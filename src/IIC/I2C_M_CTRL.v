==> flow/design.v <==
interface AXI4_STREAM_IO #(
    parameter int BUS_WIDTH = 32
  )(
    input bit clk,
    input bit rst
  );
  bit                                           tready;
  bit   [(((((BUS_WIDTH-1) /8) +1) *8)-1):0]    tdata;
  bit   [((((BUS_WIDTH-1) /8) +1) -1):0]        tkeep;
  bit                                           tlast;
  bit                                           tvalid;
  modport slave(
            output  tready,
            input   tdata,
            input   tkeep,
            input   tlast,
            input   tvalid
          );
  modport master(
            input    tready,
            output   tdata,
            output   tkeep,
            output   tlast,
            output   tvalid
          );
endinterface
module I2C_M_CTRL
(
    output wire         s_axis_tready,
    input  wire [07:00] s_axis_tdata,
    input  wire         s_axis_tvalid,
    input  wire         s_axis_tlast,
    input  wire         m_axis_tready,
    output reg  [07:00] m_axis_tdata,
    output reg          m_axis_tvalid,
    output reg          m_axis_tlast,
    input  wire reset,
    input  wire aresetn,
    input  wire aclk
);
localparam lp_COM_NUM       = 9;
localparam lp_COM_REPEAT    = 0;
reg [07:00] axi_commands[lp_COM_NUM-1:00] ;
initial begin
    axi_commands[0] = 8'b11111010;  
    axi_commands[1] = 8'b01100100;  
    axi_commands[2] = 8'b11111000;  
    axi_commands[3] = 8'b00000010;  
    axi_commands[4] = 8'b10101110;  
    axi_commands[5] = 8'b11001101;  
    axi_commands[6] = 8'b10101110;  
    axi_commands[7] = 8'b11001101;  
    axi_commands[8] = 8'b11101010;   
end
assign s_axis_tready = 1'b1;
integer cnt;
initial begin
    cnt = 0;
end
always @(posedge aclk, negedge aresetn) begin
    if(!aresetn)begin
        cnt             <= 0;
        m_axis_tdata    <= 'd0;
        m_axis_tvalid   <= 1'b0;
        m_axis_tlast    <= 1'b0;
    end
    else if(reset)begin
        cnt             <= 0;
        m_axis_tdata    <= 'd0;
        m_axis_tvalid   <= 1'b0;
        m_axis_tlast    <= 1'b0;
    end
    else begin
        if((!m_axis_tvalid) | m_axis_tready)begin
            if((cnt == (lp_COM_NUM -1)) | (cnt == 'd5)) begin
                cnt             <= cnt +1;
                m_axis_tdata    <= axi_commands [cnt];
                m_axis_tvalid   <= 1'b1;
                m_axis_tlast    <= 1'b1;
            end
            else if(cnt < (lp_COM_NUM -1))begin
                cnt             <= cnt +1;
                m_axis_tdata    <= axi_commands [cnt];
                m_axis_tvalid   <= 1'b1;
                m_axis_tlast    <= 1'b0;
            end
            else begin
                if(lp_COM_REPEAT)begin
                    cnt             <= 0;
                end
                else begin
                    cnt             <= cnt;
                end
                m_axis_tdata    <= 'd0;
                m_axis_tvalid   <= 1'b0;
                m_axis_tlast    <= 1'b0;
            end
        end
        else begin
            cnt             <= cnt;
            m_axis_tdata    <= m_axis_tdata;
            m_axis_tvalid   <= m_axis_tvalid;
            m_axis_tlast    <= m_axis_tlast;
        end
    end
end
endmodule
==> Reports on I2C_M_CTRL <==
Tool output for the design above, in the order of the flow.
Line numbers count from 1 in the design file above.
Library cell names are shortened.
{ "design": {"top": "I2C_M_CTRL", "clock_port": "aclk", "library": "sky130hd", "pvt_corner": "tt_025C_1v80"} }

==> Elaborated design <==
Yosys after proc, flatten, opt, wreduce and memory -nomap, before mapping. Memory bits, and registers merged into a memory's read port (data or address), are not among the register bits. Print and check cells are not counted. Equal cells are merged and count once.
Yosys's memory passes give these memory sizes; they may raise the number of words (mostly to a power of two), join words into wider ones and drop unused or constant bits.
{ "word_totals": {"regBits": 42, "latch_bits": 0, "ramBits": 0, "mem_bits_ro": 72, "clocked_rd_ports_x_width": 0, "memories": 1, "input_bits": 14, "output_inout_bits": 11} }
{ "mem_list": {"columns": ["memory", "size", "word_bits", "rd", "write_ports", "line", "source"], "rows": [
  ["axi_commands", 9, 8, 1, 0, 43, "reg [07:00] axi_commands[lp_COM_NUM-1:00] ;"]
]} }
{ "classes": {"add_sub_neg": 1, "n_mul": 0, "div": 0, "compare": 1, "n_eq": 2, "n_shift": 0, "n_mux": 15, "n_logic": 2, "reduce_logical": 4} }
{ "ops": {"columns": ["op", "count"], "rows": [
  ["2-to-1 mux 32 bit", 4],
  ["adder 32 x 2 -> 32 bit (second input constant)", 1],
  ["equality test 32 x 3 -> 1 bit (second input constant)", 1],
  ["< comparator 32 x 5 -> 1 bit (second input constant)", 1],
  ["equality test 32 x 5 -> 1 bit (second input constant)", 1],
  ["2-to-1 mux 8 bit", 4],
  ["2-to-1 mux 1 bit", 7],
  ["nonzero test 3 bit", 1],
  ["bitwise OR 1 bit", 2],
  ["AND reduction 2 bit", 1],
  ["nonzero test 2 bit", 1],
  ["logical NOT 1 bit", 1]
]} }

==> Logic depth <==
Longest topological path by Yosys (ltp), each cell counted once; first at word level (registers and memories cut), then after technology mapping (sequential cells cut; the memories' decode and read muxes count).
{ "logic_depth": {"ltp_word": 5, "abc_area": 0, "depth_mapped": 9, "ltp_nobuf": 7} }

==> Netlist <==
Source: synth_stat.txt of the flow (Yosys; design flattened, memories mapped). It holds for the ABC_AREA given above (unset counts as 0); a run with the other value may have another netlist.
{ "types": {"columns": ["cell_type", "count", "type_area_um2"], "rows": [
  ["dfrtp_1", 41, 1.03E+03],
  ["a21oi_1", 24, 120.115],
  ["nor4_1", 15, 93.84],
  ["nand4_1", 14, 87.584],
  ["nand3_1", 16, 80.077],
  ["nand2_1", 19, 71.318],
  ["or3_1", 11, 68.816],
  ["mux2_2", 6, 67.565],
  ["or4_1", 9, 67.565],
  ["clkbuf_1", 16, 60.058],
  ["nor2_1", 16, 60.058],
  ["o21ai_0", 12, 60.058],
  ["o31ai_1", 8, 60.058],
  ["o31a_1", 6, 52.55],
  ["ha_1", 4, 50.048],
  ["o21a_1", 5, 37.536],
  ["and3_1", 5, 31.28],
  ["nor2b_1", 5, 31.28]
]} }
Other cell types: 22; their cells: 43.
{ "synth_totals": {"cells": 275, "yosys_area_um2": 2421.1, "seqArea_um2": 1026.0, "ff_cells": 41, "buf_cells": 21} }

==> Timing after synthesis <==
OpenSTA on the mapped netlist: ideal clock, no wires. The path of least setup slack (recovery checks aside). Input and output delay are each 20% of the period. Register names are those of the netlist, which keeps one name where synthesis merged equal registers.
{ "synth_timing": {"path_kind": "register -> register", "from": "reg cnt[0]", "to": "reg cnt[9]", "tclk_ns": 4.1, "setup_time_ns": 0.125, "arrival_ns": 1.933, "setup_slack_ns": 2.042, "path_delay_ns": 2.058, "path_stages": 9, "path_buffers": 1, "period_less_setup_slack_ns": 2.058} }
"path_delay_ns" = arrival - input delay + setup time.
"path_stages" counts driving pins, that of a launching flip-flop among them; a cell with two outputs on the path counts twice.
"period_less_setup_slack_ns" is the clock period less the worst setup slack; recovery checks do not enter. This is arithmetic on one report: input and output delays are still those of the set period (20% each).
The rows between start and end are the longest chain of elaborated cells between them; the timing report does not say that the signal goes this way. Where chains are equally long, one stands for them.
Each line given opens the expression or statement behind the cell; cells for indexed reads and writes are added by Yosys, which also makes memories of some case tables.
At most two assigning lines are given for a register; there are more.
{ "synth_between": {"cell_sequence": "dfrtp_1 -> inv_1 -> ha_1 -> nor2b_1 -> o21ai_1 -> o31a_1 -> buf_6 -> nor4_1 -> mux2_2", "elab_chain_len": 5, "cells_between": 11, "cone_classes": "add/sub: 1; compare: 1; eq/ne: 2; mux: 4; logic: 1; reduce/logical: 2"} }
{ "synth_lines": {"columns": ["item", "line", "source"], "rows": [
  ["start: declaration", 56, "integer cnt;"],
  ["start: assignment", 76, "cnt             <= cnt +1;"],
  ["start: assignment", 82, "cnt             <= cnt +1;"],
  ["adder 32 x 2 -> 32 bit", 82, null],
  ["2-to-1 mux 32 bit", 81, "else if(cnt < (lp_COM_NUM -1))begin"],
  ["2-to-1 mux 32 bit", 75, "if((cnt == (lp_COM_NUM -1)) | (cnt == 'd5)) begin"],
  ["2-to-1 mux 32 bit", 74, "if((!m_axis_tvalid) | m_axis_tready)begin"],
  ["2-to-1 mux 32 bit", 67, "else if(reset)begin"],
  ["end: assignment", 76, null],
  ["end: assignment", 82, null],
  ["end: declaration", 56, null]
]} }

==> Path in the finished layout <==
Path of least setup slack in the final report of flow run 1 (OpenROAD, finished layout, wires in). Where an end is a register, its clock arrival counts in the times.
{ "layout_timing": {"path_kind": "register -> register", "from": "reg cnt[18]", "to": "reg cnt[28]", "tclk_ns": 2.34, "setup_time_ns": 0.07, "arrival_ns": 2.44, "setup_slack_ns": 0.12, "path_stages": 7, "path_buffers": 1} }
The rows between start and end are the longest chain of elaborated cells between them; the timing report does not say that the signal goes this way. Where chains are equally long, one stands for them.
At most two assigning lines are given for a register; there are more.
{ "layout_between": {"cell_sequence": "dfrtp_1 -> nor4_2 -> nand4_1 -> o31a_2 -> buf_6 -> or4_1 -> a21oi_1", "elab_chain_len": 5, "cells_between": 11, "cone_classes": "add/sub: 1; compare: 1; eq/ne: 2; mux: 4; logic: 1; reduce/logical: 2"} }
{ "layout_lines": {"columns": ["item", "line", "source"], "rows": [
  ["start: declaration", 56, "integer cnt;"],
  ["start: assignment", 76, "cnt             <= cnt +1;"],
  ["start: assignment", 82, "cnt             <= cnt +1;"],
  ["adder 32 x 2 -> 32 bit", 82, null],
  ["2-to-1 mux 32 bit", 81, "else if(cnt < (lp_COM_NUM -1))begin"],
  ["2-to-1 mux 32 bit", 75, "if((cnt == (lp_COM_NUM -1)) | (cnt == 'd5)) begin"],
  ["2-to-1 mux 32 bit", 74, "if((!m_axis_tvalid) | m_axis_tready)begin"],
  ["2-to-1 mux 32 bit", 67, "else if(reset)begin"],
  ["end: assignment", 76, null],
  ["end: assignment", 82, null],
  ["end: declaration", 56, null]
]} }

Lab notebook: I2C_M_CTRL

Settings and measured results of 2 stored flow runs for module I2C_M_CTRL (sky130hd), not sorted in any way. The constraints put input and output delay at 20% of the set period each and load the outputs with 0.01 pF.
"achieved clock period (ns)" is the run's clock period less its worst setup slack. It is reckoned from that one timing run; input and output delays stay at 20% of the period that was set.
"worst setup path time (ns)" means the part of the period allowed to the worst setup path (the constraints hold back 20% at inputs and 20% at outputs) less its slack; where the path has registers, the arrival times of their clocks count too.

settings of flow run 1
{
  "period_ns": 2.34,
  "SETUP_SLACK_MARGIN": 0.04,
  "CAP_MARGIN": 20,
  "CORE_MARGIN": 2,
  "CORE_UTILIZATION": 40,
  "SLEW_MARGIN": 20
}
report of flow run 1
yosys chip area after synthesis (um^2): 2421.1
finish__design__die__area: 6691.2
finish__design__instance__area__stdcell: 2969.1
finish__design__instance__utilization: 0.5045
finish__timing__setup__ws: 0.122
finish__timing__setup__tns: 0.000
finish__timing__hold__ws: 0.132
achieved clock period (ns): 2.218
worst setup path time (ns): 2.22
worst setup path kind: register -> register

settings of flow run 2
{
  "period_ns": 2.38,
  "CORE_UTILIZATION": 59,
  "SETUP_SLACK_MARGIN": -0.16,
  "PLACE_DENSITY_LB_ADDON": 0.01,
  "GPL_TIMING_DRIVEN": 1,
  "GPL_ROUTABILITY_DRIVEN": 0,
  "CAP_MARGIN": 40,
  "MAX_ROUTING_LAYER": "met5",
  "CORE_MARGIN": 2,
  "SLEW_MARGIN": 20
}
report of flow run 2
yosys chip area after synthesis (um^2): 2421.1
finish__design__die__area: 4632.2
finish__design__instance__area__stdcell: 2855.2
finish__design__instance__utilization: 0.7190
finish__timing__setup__ws: -0.028
finish__timing__setup__tns: -0.045
finish__timing__hold__ws: 0.053
achieved clock period (ns): 2.408
worst setup path time (ns): 2.41
worst setup path kind: register -> register
